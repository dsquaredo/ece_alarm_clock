==> flow/design.v <==
module alarm_set(
    input clk,
    input reset,               
    input alarm_mode,       
    input inc_hours,
    input inc_minutes,
    input inc_seconds,
    output reg [4:0] alarm_hours,
    output reg [5:0] alarm_minutes,
    output reg [5:0] alarm_seconds
);
    always @(posedge clk or posedge reset) begin
        if (reset) begin
            alarm_hours <= 0;
            alarm_minutes <= 0;
            alarm_seconds <= 0;
        end else if (alarm_mode) begin
            if (inc_hours) begin
                if (alarm_hours == 23)
                    alarm_hours <= 0;
                else
                    alarm_hours <= alarm_hours + 1;
            end
            if (inc_minutes) begin
                if (alarm_minutes == 59)
                    alarm_minutes <= 0;
                else
                    alarm_minutes <= alarm_minutes + 1;
            end
            if (inc_seconds) begin
                if (alarm_seconds == 59)
                    alarm_seconds <= 0;
                else
                    alarm_seconds <= alarm_seconds + 1;
            end
        end
    end
endmodule
* Step by step through the tools: alarm_set *
The steps from the RTL of alarm_set to its reports follow in flow order.
Lines are those of the file above, counted from 1.
Library cell names are shortened.
A cell with - has no value.

set-up
  top = alarm_set
  clock = clk
  standard-cell library = sky130hd
  corner = tt_025C_1v80

* After elaboration *
Yosys after proc, flatten, opt, wreduce and memory -nomap, before mapping. Enables and synchronous resets that opt folds into registers are not counted as muxes. Memory bits, and registers merged into a memory's read port (data or address), are not among the register bits. Print and check cells are not counted. Equal cells are merged and count once.

storage and ports
  flip-flop bits (word level) = 17
  input bits = 6
  output and inout port bits = 17

cells by class
  add/sub/neg operators = 3
  equality and inequality tests = 3
  muxes and demuxes = 3
  reductions and logical operators = 3

operators with widths
  kind                                  number
  adder 6 x 1 -> 6 bit with constant B  2
  == test 6 bit with constant B         2
  two-way mux 6 bit                     2
  AND reduction 2 bit                   3
  adder 5 x 1 -> 5 bit with constant B  1
  == test 5 bit with constant B         1
  two-way mux 5 bit                     1

* Depth *
Longest topological path by Yosys (ltp), each cell counted once; first at word level (registers and memories cut), then after technology mapping (sequential cells cut; the memories' decode and read muxes count).

logic depth
  word-level depth = 2
  ABC_AREA = 0
  mapped depth = 5
  gate-level depth less buffers = 5

* Netlist *
Yosys stat after the flow's synthesis: flattened, memories mapped to cells. It holds for the ABC_AREA given above (unset counts as 0); a run with the other value may have another netlist.

mapped netlist
  mapped cells = 91
  chip area (Yosys) = 842.1 µm²
  flip-flop cells = 17

cell types
  cell type  number  total area (µm²)
  dfrtp_1    17      425.408
  nand2_1    24      90.086
  o21ai_0    8       40.038
  ha_1       3       37.536
  nand4_1    4       25.024
  nor2_1     6       22.522
  a31oi_1    3       18.768
  a21o_1     2       15.014
  nor3_1     3       15.014
  and2_1     2       12.512
  mux2_2     1       11.261
  or3_4      1       11.261
  nand3_1    2       10.01
  a22o_1     1       8.758
  a31o_2     1       8.758
  a41oi_1    1       8.758
  nand4b_1   1       8.758
  o2111ai_1  1       8.758

Other cell types: 10; their cells: 10.

* Timing after synthesis *
Source: OpenSTA report_checks on the synthesized netlist (no wires, ideal clock, input and output delay 20% of the period each), path of least setup slack; recovery checks are left aside. Register names are those of the netlist, which keeps one name where synthesis merged equal registers.

path after synthesis
  kind = flip-flop to flip-flop
  from = register alarm_seconds[0]
  to = register alarm_seconds[2]
  clock period = 2.0 ns
  launch time at the first pin = 0.000 ns
  arrival = 1.310 ns
  data required time = 1.882 ns
  setup slack = 0.572 ns
  path delay = 1.428 ns
  stages on the path = 6
  path buffers = 0
  synthesis period reached = 1.428 ns

"path delay" is the arrival time less input delay plus setup time.
"stages on the path" counts driving pins, that of a launching flip-flop among them; a cell with two outputs on the path counts twice.
"synthesis period reached" = period - worst setup slack (recovery checks aside). The figure is calculated, with input and output delays left at 20% of the set period.
The rows between start and end are the longest chain of elaborated cells between them; the timing report does not say that the signal goes this way. Where chains are equally long, one stands for them.
A line is the first line of the expression or statement that the cell stems from. Yosys adds cells for indexed reads and writes and turns some case tables into memories.
At most two assigning lines are given for a register; there are more.

on the way, after synthesis
  cell sequence = dfrtp_1 -> ha_1 -> nand2_1 -> or3_4 -> nor3b_1 -> a21o_1
  length of the longest elaborated chain = 2

RTL lines, path after synthesis
  element               line  source
  from (decl)           10    output reg [5:0] alarm_seconds
  from (assign)         16    alarm_seconds <= 0;
  from (assign)         34    alarm_seconds <= alarm_seconds + 1;
  adder 6 x 1 -> 6 bit  34
  two-way mux 6 bit     31    if (alarm_seconds == 59)
  to (assign)           32    alarm_seconds <= 0;
  to (assign)           34
  to (decl)             10

* Path in the finished layout *
From the final timing report of job 1: the path of least setup slack in the routed layout; clock arrival at registers is part of the times.

path after layout
  kind = flip-flop to output port
  from = register alarm_minutes[3]
  to = output port alarm_minutes[3]
  clock period = 2.38 ns
  output delay = 0.48 ns
  launch time at the first pin = 0.28 ns
  arrival = 1.33 ns
  data required time = 1.90 ns
  setup slack = 0.58 ns
  stages on the path = 2
  path buffers = 1

At most two assigning lines are given for a register; there are more.

on the way, after layout
  cell sequence = dfrtp_1 -> clkdlybuf4s50_1
  length of the longest elaborated chain = 0

RTL lines, path after layout
  element        line  source
  from (decl)    9     output reg [5:0] alarm_minutes,
  from (assign)  15    alarm_minutes <= 0;
  from (assign)  28    alarm_minutes <= alarm_minutes + 1;
  to (decl)      9

Lab notebook: alarm_set

Settings and measured results of 2 stored flow runs for module alarm_set (sky130hd), not sorted in any way. The constraints put input and output delay at 20% of the set period each and load the outputs with 0.01 pF.
"period achieved": clock period set for the run, less the worst setup slack. It is reckoned from that one timing run; input and output delays stay at 20% of the period that was set.
By "time used up by the worst setup path" is meant the share of the clock period that the worst setup path is allowed (20% is reserved at inputs, 20% at outputs), minus its slack. Clock arrival times at its registers enter into it.
"power": no workload was simulated; the value follows from the tool's default switching activity.
A setting shown as . is not set for that run.
A result given as . is not shown for that run.

item                                          job 1                     job 2
period_ns                                     2.38                      1.1
CORE_UTILIZATION                              49                        51
SETUP_SLACK_MARGIN                            0.33                      .
PLACE_DENSITY_LB_ADDON                        0.09                      0.03
CORE_ASPECT_RATIO                             1.24                      .
GPL_TIMING_DRIVEN                             0                         .
GPL_ROUTABILITY_DRIVEN                        0                         .
CTS_CLUSTER_SIZE                              61                        33
CTS_CLUSTER_DIAMETER                          193                       67
MIN_ROUTING_LAYER                             met1                      met1
CAP_MARGIN                                    20                        10
CORE_MARGIN                                   2                         2
SLEW_MARGIN                                   20                        20
CELL_PAD_IN_SITES_GLOBAL_PLACEMENT            .                         0
CELL_PAD_IN_SITES_DETAIL_PLACEMENT            .                         1
area of the synthesized netlist (µm²)         842.1                     .
area of the die (µm²)                         2,067.8                   .
standard-cell area of the final layout (µm²)  1,112.3                   .
post-layout utilization (%)                   69.5                      .
setup slack of the worst path (ns)            0.575                     .
summed negative setup slack (ns)              0.000                     .
worst hold slack (ns)                         0.532                     .
power (mW)                                    1.130                     .
period achieved (ns)                          1.805                     .
time used up by the worst setup path (ns)     1.33                      .
kind of the worst setup path                  flip-flop to output port  .

Job 2: stopped before the end: placement reported DPL-0033
