==> flow/design.v <==
module time_count(
    input clk_1hz,
    input reset,              
    output reg [5:0] seconds,
    output reg [5:0] minutes,
    output reg [4:0] hours
);
    always @(posedge clk_1hz or posedge reset) begin
        if (reset) begin
            seconds <= 0;
            minutes <= 0;
            hours <= 0;
        end else begin
            if(seconds == 59) begin
                seconds <= 0;
                if(minutes == 59) begin
                    minutes <= 0;
                    if(hours == 23) begin
                        hours <= 0;
                    end else begin
                        hours <= hours + 1;
                    end
                end else begin
                    minutes <= minutes + 1;
                end
            end else begin
                seconds <= seconds + 1;
            end
        end
    end
endmodule
### Reports on time_count

Tool output for the design above, in the order of the flow.
Line numbers count from 1 in the design file above.
Operators carry their Yosys type and port widths (W data, S select, Z words).
Library cell names are shortened.
The mark n/a stands for no value.

| design | value |
|---|---|
| design top | time_count |
| clock port | clk_1hz |
| cell library | sky130hd |
| corner | tt_025C_1v80 |

### Elaborated design

Yosys after proc, flatten, opt, wreduce and memory -nomap, before mapping. Enables and synchronous resets that opt folds into registers are not counted as muxes. Memory bits, and registers merged into a memory's read port (data or address), are not among the register bits. Print and check cells are not counted. Equal cells are merged and count once.

| operators by class | value |
|---|---|
| $add $sub $neg | 3 |
| equal/unequal tests | 3 |
| multiplexer cells | 3 |
| reductions and logical operators | 1 |

Operator list:

| operator | count |
|---|---|
| $add A6 B1 Y6 const B | 2 |
| $eq A6 B6 Y1 const B | 2 |
| $mux W6 | 2 |
| $add A5 B1 Y5 const B | 1 |
| $eq A5 B5 Y1 const B | 1 |
| $mux W5 | 1 |
| $reduce_and A2 Y1 | 1 |

| storage and ports | value |
|---|---|
| register bits | 17 |
| input port bits | 2 |

### Logic depth

Longest topological path by Yosys (ltp), each cell counted once; first at word level (registers and memories cut), then after technology mapping (sequential cells cut; the memories' decode and read muxes count).

| depth | value |
|---|---|
| depth after elaboration | 2 |
| ABC_AREA | 0 |
| depth in mapped cells | 5 |

### After synthesis

Yosys stat after the flow's synthesis: flattened, memories mapped to cells. It holds for the ABC_AREA given above (unset counts as 0); a run with the other value may have another netlist.

Cell types:

| type | count | area in all (um^2) |
|---|---|---|
| dfrtp_1 | 17 | 425.408 |
| ha_1 | 3 | 37.536 |
| nand2_1 | 10 | 37.536 |
| o21ai_0 | 7 | 35.034 |
| mux2_2 | 2 | 22.522 |
| nor2_1 | 6 | 22.522 |
| o211ai_1 | 3 | 22.522 |
| nor4_4 | 1 | 21.27 |
| mux2i_1 | 2 | 20.019 |
| nand3_1 | 4 | 20.019 |
| nand2b_1 | 3 | 18.768 |
| nand4_1 | 3 | 18.768 |
| nand3_4 | 1 | 17.517 |
| xnor2_1 | 2 | 17.517 |
| nand4_2 | 1 | 12.512 |
| and4b_2 | 1 | 11.261 |
| inv_1 | 3 | 11.261 |
| mux2_1 | 1 | 11.261 |

Other cell types: 13; their cells: 14.

| synthesis totals | value |
|---|---|
| cells in the netlist | 84 |
| cell area after synthesis | 885.8 um^2 |
| sequential part of the area | 425.4 um^2 |
| flip-flop cells | 17 |

### Worst setup path after synthesis

Path of least setup slack by OpenSTA after synthesis, without wires, with an ideal clock, recovery checks aside; 20% of the period is set as input and as output delay. Where synthesis merged equal registers, the netlist keeps one of their names.

| path post-synthesis | value |
|---|---|
| path type | register -> register |
| start | reg seconds[0] |
| end | reg hours[3] |
| period | 2.5 ns |
| launch time at the first pin | 0.000 ns |
| arrival | 1.631 ns |
| required time | 2.372 ns |
| path slack | 0.742 ns |
| path delay | 1.759 ns |
| driving pins on the path | 6 |
| path buffers | 0 |
| period reached after synthesis | 1.758 ns |

"path delay" is the arrival time less input delay plus setup time.
"driving pins on the path": output pins that drive a net of the path, with the launching flip-flop's if there is one; two outputs of one cell count as two.
"period reached after synthesis" is the clock period less the worst setup slack; recovery checks do not enter. This is arithmetic on one report: input and output delays are still those of the set period (20% each).
The rows between start and end are the longest chain of elaborated cells between them; the timing report does not say that the signal goes this way. Where chains are equally long, one stands for them.
A line is the first line of the expression or statement that the cell stems from. Yosys adds cells for indexed reads and writes and turns some case tables into memories.
At most two assigning lines are given for a register; there are more.

| between the ends, post-synthesis | value |
|---|---|
| cells stage by stage | dfrtp_1 ha_1 nand3_4 nor4_4 nand4_1 mux2_1 |
| length of the longest elaborated chain | 2 |
| elaborated cells between the ends (all ways) | 2 |
| RTL lines with such cells | 1 |
| those cells by class | eq/ne: 1; reduce/logical: 1 |

Ends and longest elaborated chain, post-synthesis:

| what | line | source |
|---|---|---|
| start, declared | 4 | `output reg [5:0] seconds,` |
| start, assigned | 10 | `seconds <= 0;` |
| start, assigned | 27 | `seconds <= seconds + 1;` |
| $eq A6 B6 Y1 | 14 | `if(seconds == 59) begin` |
| $reduce_and A2 Y1 | n/a |  |
| end, assigned | 12 | `hours <= 0;` |
| end, assigned | 21 | `hours <= hours + 1;` |
| end, declared | 6 | `output reg [4:0] hours` |

### Timing after layout

From the final timing report of flow run A: the path of least setup slack in the routed layout; clock arrival at registers is part of the times.

| path post-layout | value |
|---|---|
| path type | register -> output |
| start | reg minutes[2] |
| end | out minutes[2] |
| period | 3.48 ns |
| output delay | 0.70 ns |
| launch time at the first pin | 0.25 ns |
| arrival | 1.40 ns |
| required time | 2.78 ns |
| path slack | 1.39 ns |
| driving pins on the path | 2 |
| path buffers | 1 |

At most two assigning lines are given for a register; there are more.

| between the ends, post-layout | value |
|---|---|
| cells stage by stage | dfrtp_1 clkdlybuf4s50_1 |
| length of the longest elaborated chain | 0 |
| elaborated cells between the ends (all ways) | 0 |
| RTL lines with such cells | 0 |

Ends and longest elaborated chain, post-layout:

| what | line | source |
|---|---|---|
| start, declared | 5 | `output reg [5:0] minutes,` |
| start, assigned | 11 | `minutes <= 0;` |
| start, assigned | 24 | `minutes <= minutes + 1;` |
| end, declared | 5 |  |

Subject: time_count on sky130hd, stored results

Hello all,

Below are 2 stored runs of the flow (Yosys, OpenROAD; platform sky130hd) on time_count, each with its settings and what was measured, unordered. Constraints: input delay and output delay 20% of the set period each, output load 0.01 pF.
"reached clock period" = clock period - worst setup slack. The figure is calculated, with input and output delays left at 20% of the set period.
"time on the worst setup path" means the part of the period allowed to the worst setup path (the constraints hold back 20% at inputs and 20% at outputs) less its slack; where the path has registers, the arrival times of their clocks count too.
"overall power": no workload was simulated; the value follows from the tool's default switching activity.
Among the settings, - means not set for that run.

| setting or result | flow run A | flow run B |
|---|---|---|
| period_ns | 3.48 | 2.9 |
| CORE_UTILIZATION | 24 | 40 |
| SETUP_SLACK_MARGIN | -0.15 | - |
| PLACE_DENSITY_LB_ADDON | 0.24 | - |
| CORE_MARGIN | 3 | 2 |
| TNS_END_PERCENT | 40 | - |
| CTS_CLUSTER_DIAMETER | 22 | - |
| CAP_MARGIN | 20 | 20 |
| SLEW_MARGIN | 20 | 20 |
| mapped cell area after synthesis (um^2) | 885.8 | 885.8 |
| total die area (um^2) | 4456.2 | 2607.1 |
| utilization after layout | 0.336 | 0.52 |
| setup slack of the worst path (ns) | 1.386 | 0.883 |
| post-route setup TNS (ns) | 0.000 | 0.000 |
| smallest hold slack (ns) | 0.491 | 0.510 |
| overall power (mW) | 0.3502 | 0.3666 |
| reached clock period (ns) | 2.094 | 2.017 |
| time on the worst setup path (ns) | 1.40 | 1.44 |
| class of the worst setup path | register -> output | register -> output |

Thanks
